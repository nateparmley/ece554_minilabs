==> flow/design.v <==
module Minilab0(
	input 		          		CLOCK2_50,
	input 		          		CLOCK3_50,
	input 		          		CLOCK4_50,
	input 		          		CLOCK_50,
	output	reg	     [6:0]		HEX0,
	output	reg	     [6:0]		HEX1,
	output	reg	     [6:0]		HEX2,
	output	reg	     [6:0]		HEX3,
	output	reg	     [6:0]		HEX4,
	output	reg	     [6:0]		HEX5,
	output		     [9:0]		LEDR,
	input 		     [3:0]		KEY,
	input 		     [9:0]		SW
);
localparam DATA_WIDTH = 8;
localparam DEPTH = 8;
localparam FILL = 2'd0;
localparam EXEC = 2'd1;
localparam DONE = 2'd2;
parameter HEX_0 = 7'b1000000;		 
parameter HEX_1 = 7'b1111001;		 
parameter HEX_2 = 7'b0100100;		 
parameter HEX_3 = 7'b0110000;		 
parameter HEX_4 = 7'b0011001;		 
parameter HEX_5 = 7'b0010010;		 
parameter HEX_6 = 7'b0000010;		 
parameter HEX_7 = 7'b1111000;		 
parameter HEX_8 = 7'b0000000;		 
parameter HEX_9 = 7'b0011000;		 
parameter HEX_10 = 7'b0001000;	 
parameter HEX_11 = 7'b0000011;	 
parameter HEX_12 = 7'b1000110;	 
parameter HEX_13 = 7'b0100001;	 
parameter HEX_14 = 7'b0000110;	 
parameter HEX_15 = 7'b0001110;	 
parameter OFF   = 7'b1111111;		 
reg [1:0] state;
reg [DATA_WIDTH-1:0] datain [0:1];
reg [DATA_WIDTH*3-1:0] result;
wire rst_n;
wire [1:0] rden, wren, full, empty;
wire [DATA_WIDTH-1:0] dataout [0:1];
wire [DATA_WIDTH*3-1:0] macout;
genvar i;
generate
  for (i=0; i<2; i=i+1) begin : fifo_gen
    FIFO
    #(
    .DEPTH(DEPTH),
    .DATA_WIDTH(DATA_WIDTH)
    ) input_fifo
    (
    .clk(CLOCK_50),
    .rst_n(rst_n),
    .rden(rden[i]),
    .wren(wren[i]),
    .i_data(datain[i]),
    .o_data(dataout[i]),
    .full(full[i]),
    .empty(empty[i])
    );
  end
endgenerate
MAC
#(
.DATA_WIDTH(DATA_WIDTH)
) mac
(
.clk(CLOCK_50),
.rst_n(rst_n),
.En(&rden),
.Clr(1'b0),
.Ain(dataout[0]),
.Bin(dataout[1]),
.Cout(macout)
);
assign rst_n = KEY[0];
assign wren[0] = state == FILL;
assign wren[1] = wren[0];
assign rden[0] = state == EXEC;
assign rden[1] = rden[0];
integer j;
always @(posedge CLOCK_50 or negedge rst_n) begin
  if (~rst_n) begin
    state <= FILL;
	 result <= {(DATA_WIDTH*3){1'b0}};
	 for (j=0; j<2; j=j+1) begin
	   datain[j] <= {DATA_WIDTH{1'b0}};
	 end
  end
  else begin
    case(state)
	   FILL:
		begin
		  if (full) begin
		    state <= EXEC;
		  end
		  else begin
		    datain[0] <= datain[0] + 5;
			 datain[1] <= datain[1] + 10;
		  end
	   end	
		EXEC:
		begin
		  if (empty) begin
		    state <= DONE;
		  end
		end
		DONE:
		begin
		  result <= macout;
		end
	 endcase
  end
end
always @(*) begin
  if (state == DONE & SW[0]) begin
    case(macout[3:0])
      4'd0: HEX0 = HEX_0;
	   4'd1: HEX0 = HEX_1;
	   4'd2: HEX0 = HEX_2;
	   4'd3: HEX0 = HEX_3;
	   4'd4: HEX0 = HEX_4;
	   4'd5: HEX0 = HEX_5;
	   4'd6: HEX0 = HEX_6;
	   4'd7: HEX0 = HEX_7;
	   4'd8: HEX0 = HEX_8;
	   4'd9: HEX0 = HEX_9;
	   4'd10: HEX0 = HEX_10;
	   4'd11: HEX0 = HEX_11;
	   4'd12: HEX0 = HEX_12;
	   4'd13: HEX0 = HEX_13;
	   4'd14: HEX0 = HEX_14;
	   4'd15: HEX0 = HEX_15;
    endcase
  end
  else begin
    HEX0 = OFF;
  end
end
always @(*) begin
  if (state == DONE & SW[0]) begin
    case(macout[7:4])
      4'd0: HEX1 = HEX_0;
	   4'd1: HEX1 = HEX_1;
	   4'd2: HEX1 = HEX_2;
	   4'd3: HEX1 = HEX_3;
	   4'd4: HEX1 = HEX_4;
	   4'd5: HEX1 = HEX_5;
	   4'd6: HEX1 = HEX_6;
	   4'd7: HEX1 = HEX_7;
	   4'd8: HEX1 = HEX_8;
	   4'd9: HEX1 = HEX_9;
	   4'd10: HEX1 = HEX_10;
	   4'd11: HEX1 = HEX_11;
	   4'd12: HEX1 = HEX_12;
	   4'd13: HEX1 = HEX_13;
	   4'd14: HEX1 = HEX_14;
	   4'd15: HEX1 = HEX_15;
    endcase
  end
  else begin
    HEX1 = OFF;
  end
end
always @(*) begin
  if (state == DONE & SW[0]) begin
    case(macout[11:8])
      4'd0: HEX2 = HEX_0;
	   4'd1: HEX2 = HEX_1;
	   4'd2: HEX2 = HEX_2;
	   4'd3: HEX2 = HEX_3;
	   4'd4: HEX2 = HEX_4;
	   4'd5: HEX2 = HEX_5;
	   4'd6: HEX2 = HEX_6;
	   4'd7: HEX2 = HEX_7;
	   4'd8: HEX2 = HEX_8;
	   4'd9: HEX2 = HEX_9;
	   4'd10: HEX2 = HEX_10;
	   4'd11: HEX2 = HEX_11;
	   4'd12: HEX2 = HEX_12;
	   4'd13: HEX2 = HEX_13;
	   4'd14: HEX2 = HEX_14;
	   4'd15: HEX2 = HEX_15;
    endcase
  end
  else begin
    HEX2 = OFF;
  end
end
always @(*) begin
  if (state == DONE & SW[0]) begin
    case(macout[15:12])
      4'd0: HEX3 = HEX_0;
	   4'd1: HEX3 = HEX_1;
	   4'd2: HEX3 = HEX_2;
	   4'd3: HEX3 = HEX_3;
	   4'd4: HEX3 = HEX_4;
	   4'd5: HEX3 = HEX_5;
	   4'd6: HEX3 = HEX_6;
	   4'd7: HEX3 = HEX_7;
	   4'd8: HEX3 = HEX_8;
	   4'd9: HEX3 = HEX_9;
	   4'd10: HEX3 = HEX_10;
	   4'd11: HEX3 = HEX_11;
	   4'd12: HEX3 = HEX_12;
	   4'd13: HEX3 = HEX_13;
	   4'd14: HEX3 = HEX_14;
	   4'd15: HEX3 = HEX_15;
    endcase
  end
  else begin
    HEX3 = OFF;
  end
end
always @(*) begin
  if (state == DONE & SW[0]) begin
    case(macout[19:16])
      4'd0: HEX4 = HEX_0;
	   4'd1: HEX4 = HEX_1;
	   4'd2: HEX4 = HEX_2;
	   4'd3: HEX4 = HEX_3;
	   4'd4: HEX4 = HEX_4;
	   4'd5: HEX4 = HEX_5;
	   4'd6: HEX4 = HEX_6;
	   4'd7: HEX4 = HEX_7;
	   4'd8: HEX4 = HEX_8;
	   4'd9: HEX4 = HEX_9;
	   4'd10: HEX4 = HEX_10;
	   4'd11: HEX4 = HEX_11;
	   4'd12: HEX4 = HEX_12;
	   4'd13: HEX4 = HEX_13;
	   4'd14: HEX4 = HEX_14;
	   4'd15: HEX4 = HEX_15;
    endcase
  end
  else begin
    HEX4 = OFF;
  end
end
always @(*) begin
  if (state == DONE & SW[0]) begin
    case(macout[23:20])
      4'd0: HEX5 = HEX_0;
	   4'd1: HEX5 = HEX_1;
	   4'd2: HEX5 = HEX_2;
	   4'd3: HEX5 = HEX_3;
	   4'd4: HEX5 = HEX_4;
	   4'd5: HEX5 = HEX_5;
	   4'd6: HEX5 = HEX_6;
	   4'd7: HEX5 = HEX_7;
	   4'd8: HEX5 = HEX_8;
	   4'd9: HEX5 = HEX_9;
	   4'd10: HEX5 = HEX_10;
	   4'd11: HEX5 = HEX_11;
	   4'd12: HEX5 = HEX_12;
	   4'd13: HEX5 = HEX_13;
	   4'd14: HEX5 = HEX_14;
	   4'd15: HEX5 = HEX_15;
    endcase
  end
  else begin
    HEX5 = OFF;
  end
end
assign LEDR = {{8{1'b0}}, state};
endmodule
module FIFO
#(
  parameter DEPTH=8,
  parameter DATA_WIDTH=8
)
(
  input  clk,
  input  rst_n,
  input  rden,
  input  wren,
  input  [DATA_WIDTH-1:0] i_data,
  output reg [DATA_WIDTH-1:0] o_data,
  output full,
  output empty
);
reg [DATA_WIDTH-1:0] data [DEPTH-1:0];
reg [3:0] count;
integer i;
assign empty = (count == 4'b0000);
assign full = (count == DEPTH);
always_ff @(posedge clk) begin
  if (rden) begin
    o_data <= data[0];
  end 
  else begin
    o_data <= 0;
  end 
end
always_ff @(posedge clk, negedge rst_n) begin
  if (!rst_n) begin
    count <= 4'b0000;
  end 
  else begin
    if (wren && !full) begin
      count <= count + 1;
    end
    else if (rden && !empty) begin
      count <= count - 1;
    end
  end 
end
always_ff @(posedge clk, negedge rst_n) begin
  if (!rst_n) begin
    for(i = 0; i < DEPTH; i = i + 1) begin
      data[i] <= 0;
    end
  end 
  else begin
    if (wren && !full) begin
      data[count] <= i_data;
    end
    else if (rden && !empty) begin
      for(i = 0; i < DEPTH - 1; i = i + 1) begin
        data[i] <= data[i + 1];
      end
      data[DEPTH - 1] <= 0;
    end 
  end 
end
endmodule
module MAC #
(
parameter DATA_WIDTH = 8
)
(
input clk,
input rst_n,
input En,
input Clr,
input [DATA_WIDTH-1:0] Ain,
input [DATA_WIDTH-1:0] Bin,
output reg [DATA_WIDTH*3-1:0] Cout
);
always_ff @(posedge clk, negedge rst_n) begin
    if (!rst_n) begin
        Cout <= 0;
    end 
    else begin
        if (Clr) begin
            Cout <= 0;
        end 
        else if (En) begin
            Cout <= Cout + (Ain * Bin);
        end
    end 
end 
endmodule
# Reports on Minilab0
# What the tools print for Minilab0, step after step.
# Lines are those of the file above, counted from 1.
# Operators carry their Yosys type and port widths (W data, S select, Z words).
# Library cell names are shortened.
# A cell with - has no value.
[design] top="Minilab0" clk_port="CLOCK_50" cell_library="sky130hd" lib_corner="tt_025C_1v80"

# Word level
# Counts by Yosys on the flattened word-level netlist (proc, flatten, opt, wreduce). Print and check cells are left out. Cells with the same type and inputs are merged into one.
# Memory sizes are those after Yosys's memory passes, which may raise the word count (mostly to a power of two), join words into wider ones and drop unused or constant bits.
[bits] out_inout_bits=52 memories=6 elab_cells=173 register_bits=194 rom_bits=672 in_bits=18
[mem_list] memory="(no name shown)" words=16 word_bits=7 read_ports=1 write_ports=0 line_no=244 rtl="case(macout[23:20])"
[mem_list] memory="(no name shown)" words=16 word_bits=7 read_ports=1 write_ports=0 line_no=219 rtl="case(macout[19:16])"
[mem_list] memory="(no name shown)" words=16 word_bits=7 read_ports=1 write_ports=0 line_no=194 rtl="case(macout[15:12])"
[mem_list] memory="(no name shown)" words=16 word_bits=7 read_ports=1 write_ports=0 line_no=169 rtl="case(macout[11:8])"
[mem_list] memory="(no name shown)" words=16 word_bits=7 read_ports=1 write_ports=0 line_no=144 rtl="case(macout[7:4])"
[mem_list] memory="(no name shown)" words=16 word_bits=7 read_ports=1 write_ports=0 line_no=119 rtl="case(macout[3:0])"
[op_classes] n_reduce_logical=36 logic=2 equal=36 muxes=61 multipliers=1 n_addsub=7
[op_table] operator="$mux W8" n=48
[op_table] operator="$mul A8 B8 Y16" n=1
[op_table] operator="$mux W7" n=6
[op_table] operator="$ne A2 B2 Y1 const B" n=18
[op_table] operator="$reduce_and A2 Y1" n=17
[op_table] operator="$add A24 B24 Y24" n=1
[op_table] operator="$eq A3 B3 Y1 const B" n=8
[op_table] operator="$mux W4" n=4
[op_table] operator="$eq A3 B2 Y1 const B" n=4
[op_table] operator="$reduce_bool A2 Y1" n=5
[op_table] operator="$add A4 B1 Y4 const B" n=2
[op_table] operator="$sub A4 B1 Y4 const B" n=2
[op_table] operator="$eq A4 B4 Y1 const B" n=2
[op_table] operator="$logic_not A4 Y1" n=2
[op_table] operator="$add A8 B3 Y8 const B" n=1
[op_table] operator="$add A8 B4 Y8 const B" n=1
[op_table] operator="$eq A3 B1 Y1 const B" n=2
[op_table] operator="$logic_not A3 Y1" n=2
[op_table] operator="$logic_and A1 B1 Y1" n=4
[op_table] operator="$logic_not A1 Y1" n=4
[op_table] operator="$pmux W2 S2" n=1
[op_table] operator="$mux W2" n=2
[op_table] operator="$reduce_and A3 Y1" n=1
[op_table] operator="$eq A2 B1 Y1 const B" n=1
[op_table] operator="$eq A2 B2 Y1 const B" n=1
[op_table] operator="$logic_not A2 Y1" n=1
[op_table] operator="$and A1 B1 Y1" n=1
[op_table] operator="$not A1 Y1" n=1

# Depth
# Longest topological path by Yosys (ltp), each cell counted once; first at word level (registers and memories cut), then after technology mapping (sequential cells cut; the memories' decode and read muxes count).
[depth] word_depth=5 ABC_AREA=0 depth_mapped=23 mapped_depth_nobuf=23

# Mapped cells and area
# The flow's flattened synthesis, as Yosys stat reports it; memories are mapped. The netlist is that of the ABC_AREA named above (0 if unset); the other value can give another one.
[by_type] cell_type="dfrtp_1" n=168 type_area_um2=4.2E+03
[by_type] cell_type="a21oi_1" n=216 type_area_um2=1.08E+03
[by_type] cell_type="ha_1" n=83 type_area_um2=1.04E+03
[by_type] cell_type="fa_1" n=33 type_area_um2=660.634
[by_type] cell_type="and2_1" n=74 type_area_um2=462.944
[by_type] cell_type="o21ai_0" n=89 type_area_um2=445.427
[by_type] cell_type="nand2_1" n=111 type_area_um2=416.65
[by_type] cell_type="nor2_1" n=102 type_area_um2=382.867
[by_type] cell_type="dfxtp_1" n=15 type_area_um2=300.288
[by_type] cell_type="xnor2_1" n=32 type_area_um2=280.269
[by_type] cell_type="inv_1" n=70 type_area_um2=262.752
[by_type] cell_type="mux2_2" n=18 type_area_um2=202.694
[by_type] cell_type="xor2_1" n=17 type_area_um2=148.893
[by_type] cell_type="buf_2" n=29 type_area_um2=145.139
[by_type] cell_type="o211ai_1" n=19 type_area_um2=142.637
[by_type] cell_type="buf_4" n=17 type_area_um2=127.622
[by_type] cell_type="clkbuf_1" n=32 type_area_um2=120.115
[by_type] cell_type="a21o_1" n=12 type_area_um2=90.086
# Other cell types: 53; their cells: 165.
[synth_totals] yosys_area_um2=11795.1 n_buf=82 ff_cells=183 seqArea_um2=4504.3 stdcells=1302
# By module: a second synthesis without flattening, with its own total; a netlist apart from the flattened one above.
[hier_totals] hier_cells=1413 hier_area_um2=13422.9
# Each row is one instance without its submodules.
[modules] mod="FIFO" area_um2=3574.7 n_inst=2 n_cells=341 seq_area_um2=1861.8
[modules] mod="MAC (DATA_WIDTH=8)" area_um2=3876.2 n_inst=1 n_cells=444 seq_area_um2=600.6
[modules] mod="Minilab0" area_um2=2397.3 n_inst=1 n_cells=287 seq_area_um2=425.4

# Worst setup path after synthesis
# OpenSTA on the mapped netlist: ideal clock, no wires. The path of least setup slack (recovery checks aside). Input and output delay are each 20% of the period. Register names are those of the netlist, which keeps one name where synthesis merged equal registers.
[synth_path] path_type="reg2reg" start="reg fifo_gen[1].input_fifo.o_data[7]" end="reg mac.Cout[15]" t_first_pin_ps=0 required_ps=7167 driving_pins=22 t_arrival_ps=5397 path_slack_ps=1769 delay_ps=5530 clock_period_ps=7300 synth_period_reached_ps=5531
# "delay_ps" = arrival - input delay + setup time.
# "driving_pins": output pins that drive a net of the path, with the launching flip-flop's if there is one; two outputs of one cell count as two.
# "synth_period_reached_ps" = period - worst setup slack (recovery checks aside). The figure is calculated, with input and output delays left at 20% of the set period.
# The rows between start and end are the longest chain of elaborated cells between them; the timing report does not say that the signal goes this way. Where chains are equally long, one stands for them.
# A line is the first line of the expression or statement that the cell stems from. Yosys adds cells for indexed reads and writes and turns some case tables into memories.
# At most two assigning lines are given for a register; there are more.
[synth_between] cell_sequence="dfxtp_1 nand2_1 fa_1 fa_1 inv_1 fa_1 inv_1 fa_1 inv_1 ha_1 a21oi_1 o21bai_1 a2111oi_0 nor3_1 xor2_1 ha_1 a21o_1 or2_2 a311o_1 a31oi_1 xor2_1 o21ai_0" elab_chain_cells=2 cells_between=2 lines_between=1 classes_between="add/sub (1); mul (1)"
[synth_rtl] element="start: declaration" line_no=280 rtl="output reg [DATA_WIDTH-1:0] o_data,"
[synth_rtl] element="start: assignment" line_no=291 rtl="o_data <= data[0];"
[synth_rtl] element="start: assignment" line_no=294 rtl="o_data <= 0;"
[synth_rtl] element="$mul A8 B8 Y16" line_no=351 rtl="Cout <= Cout + (Ain * Bin);"
[synth_rtl] element="$add A24 B24 Y24" line_no=351
[synth_rtl] element="end: assignment" line_no=348 rtl="Cout <= 0;"
[synth_rtl] element="end: assignment" line_no=351
[synth_rtl] element="end: declaration" line_no=340 rtl="output reg [DATA_WIDTH*3-1:0] Cout"

# Timing after layout
# From the final timing report of run 1: the path of least setup slack in the routed layout; clock arrival at registers is part of the times.
# The report prints the path's times to 10 ps; the period is as set.
[layout_path] path_type="reg2reg" start="reg fifo_gen[1].input_fifo.o_data[7]" end="reg mac.Cout[15]" t_arrival_ps=6290 clock_period_ps=9020 driving_pins=22 path_slack_ps=3030 required_ps=9320 t_first_pin_ps=420
# The rows between start and end are the longest chain of elaborated cells between them; the timing report does not say that the signal goes this way. Where chains are equally long, one stands for them.
# At most two assigning lines are given for a register; there are more.
[layout_between] cell_sequence="dfxtp_1 nand2_1 fa_1 fa_1 inv_1 fa_1 inv_1 fa_1 inv_1 ha_1 a21oi_1 o21bai_1 a2111oi_0 nor3_1 xor2_1 ha_1 a21o_1 or2_2 a311o_1 a31oi_1 xor2_1 o21ai_0" elab_chain_cells=2 cells_between=2 lines_between=1 classes_between="add/sub (1); mul (1)"
[layout_rtl] element="start: declaration" line_no=280 rtl="output reg [DATA_WIDTH-1:0] o_data,"
[layout_rtl] element="start: assignment" line_no=291 rtl="o_data <= data[0];"
[layout_rtl] element="start: assignment" line_no=294 rtl="o_data <= 0;"
[layout_rtl] element="$mul A8 B8 Y16" line_no=351 rtl="Cout <= Cout + (Ain * Bin);"
[layout_rtl] element="$add A24 B24 Y24" line_no=351
[layout_rtl] element="end: assignment" line_no=348 rtl="Cout <= 0;"
[layout_rtl] element="end: assignment" line_no=351
[layout_rtl] element="end: declaration" line_no=340 rtl="output reg [DATA_WIDTH*3-1:0] Cout"

Subject: flow runs of Minilab0

Hi,

Module Minilab0, platform sky130hd: 2 stored runs of the flow (Yosys, OpenROAD) with differing settings, in no particular order. Input and output delays are each 20% of the period that was set; the output load is 0.01 pF.
"achievedPeriod_ps": clock period set for the run, less the worst setup slack. It is reckoned from that one timing run; input and output delays stay at 20% of the period that was set.
"worstPathTime_ps" = time allowed to the worst setup path (clock period - input delay - output delay, where it has them) - its slack; a late launch clock adds to it, a late capture clock takes from it.
"final_power_uw": no workload was simulated; the value follows from the tool's default switching activity.
"worstPathTime_ps" is known to 10 ps.

[flow] run 1: files
==> flow/run.sh <==
#!/bin/bash
# the make line also repeats the synthesis and layout settings of config.mk as NAME=value (left out here)
make -C /OpenROAD-flow-scripts/flow DESIGN_CONFIG=/design/flow/config.mk WORK_HOME=/design/flow/orfs CLKGATE_MAP_FILE= finish
==> flow/config.mk <==
export PLATFORM = sky130hd
export DESIGN_NAME = Minilab0
export DESIGN_NICKNAME = Minilab0
export VERILOG_FILES = /design/flow/design.v
export SDC_FILE = /design/flow/constraint.sdc
export NUM_CORES = 4
export LEC_CHECK = 0
export CAP_MARGIN = 25
export CORE_MARGIN = 2
export CORE_UTILIZATION = 50
export GPL_ROUTABILITY_DRIVEN = 1
export HOLD_SLACK_MARGIN = -0.06
export PLACE_DENSITY_LB_ADDON = 0.29
export SETUP_SLACK_MARGIN = 2.65
export SLEW_MARGIN = 30
==> flow/constraint.sdc <==
create_clock -name core_clock -period 9.02 [get_ports {CLOCK_50}]
set_input_delay 1.8040 -clock core_clock [delete_from_list [all_inputs] [get_ports {CLOCK_50}]]
set_output_delay 1.8040 -clock core_clock [all_outputs]
set_load 0.01 [all_outputs]

[flow] run 1: metrics
[metrics] worstSetupSlack_ps = 3026
[metrics] achievedPeriod_ps = 5994
[metrics] layout_stdcell_area_um2 = 12939.9
[metrics] design.die.area_um2 = 24834.6
[metrics] timing.setup.tns_ps = 0
[metrics] ys_area_um2 = 11795.1
[metrics] final_power_uw = 1638
[metrics] final_util_frac = 0.555
[metrics] worstPathTime_ps = 5990
[metrics] worst_setup_path_type = reg2reg

[flow] run 2: files
==> flow/run.sh <==
#!/bin/bash
# the make line also repeats the synthesis and layout settings of config.mk as NAME=value (left out here)
make -C /OpenROAD-flow-scripts/flow DESIGN_CONFIG=/design/flow/config.mk WORK_HOME=/design/flow/orfs CLKGATE_MAP_FILE= finish
==> flow/config.mk <==
export PLATFORM = sky130hd
export DESIGN_NAME = Minilab0
export DESIGN_NICKNAME = Minilab0
export VERILOG_FILES = /design/flow/design.v
export SDC_FILE = /design/flow/constraint.sdc
export NUM_CORES = 4
export LEC_CHECK = 0
export ABC_AREA = 0
export CAP_MARGIN = 25
export CELL_PAD_IN_SITES_DETAIL_PLACEMENT = 2
export CELL_PAD_IN_SITES_GLOBAL_PLACEMENT = 2
export CORE_MARGIN = 2
export CORE_UTILIZATION = 38
export GPL_ROUTABILITY_DRIVEN = 1
export GPL_TIMING_DRIVEN = 0
export MIN_ROUTING_LAYER = met2
export PLACE_DENSITY_LB_ADDON = 0.13
export SETUP_SLACK_MARGIN = -0.0
export SLEW_MARGIN = 20
==> flow/constraint.sdc <==
create_clock -name core_clock -period 3.31 [get_ports {CLOCK_50}]
set_input_delay 0.6620 -clock core_clock [delete_from_list [all_inputs] [get_ports {CLOCK_50}]]
set_output_delay 0.6620 -clock core_clock [all_outputs]
set_load 0.01 [all_outputs]

[flow] run 2: metrics
[metrics] worstSetupSlack_ps = -2766
[metrics] timing.setup.tns_ps = -38429
[metrics] final_util_frac = 0.476
[metrics] ys_area_um2 = 11795.1
[metrics] layout_stdcell_area_um2 = 14565.2
[metrics] final_power_uw = 4419
[metrics] design.die.area_um2 = 32464.8
[metrics] worstPathTime_ps = 6080
[metrics] worst_setup_path_type = reg2reg
[metrics] achievedPeriod_ps = 6076

Regards
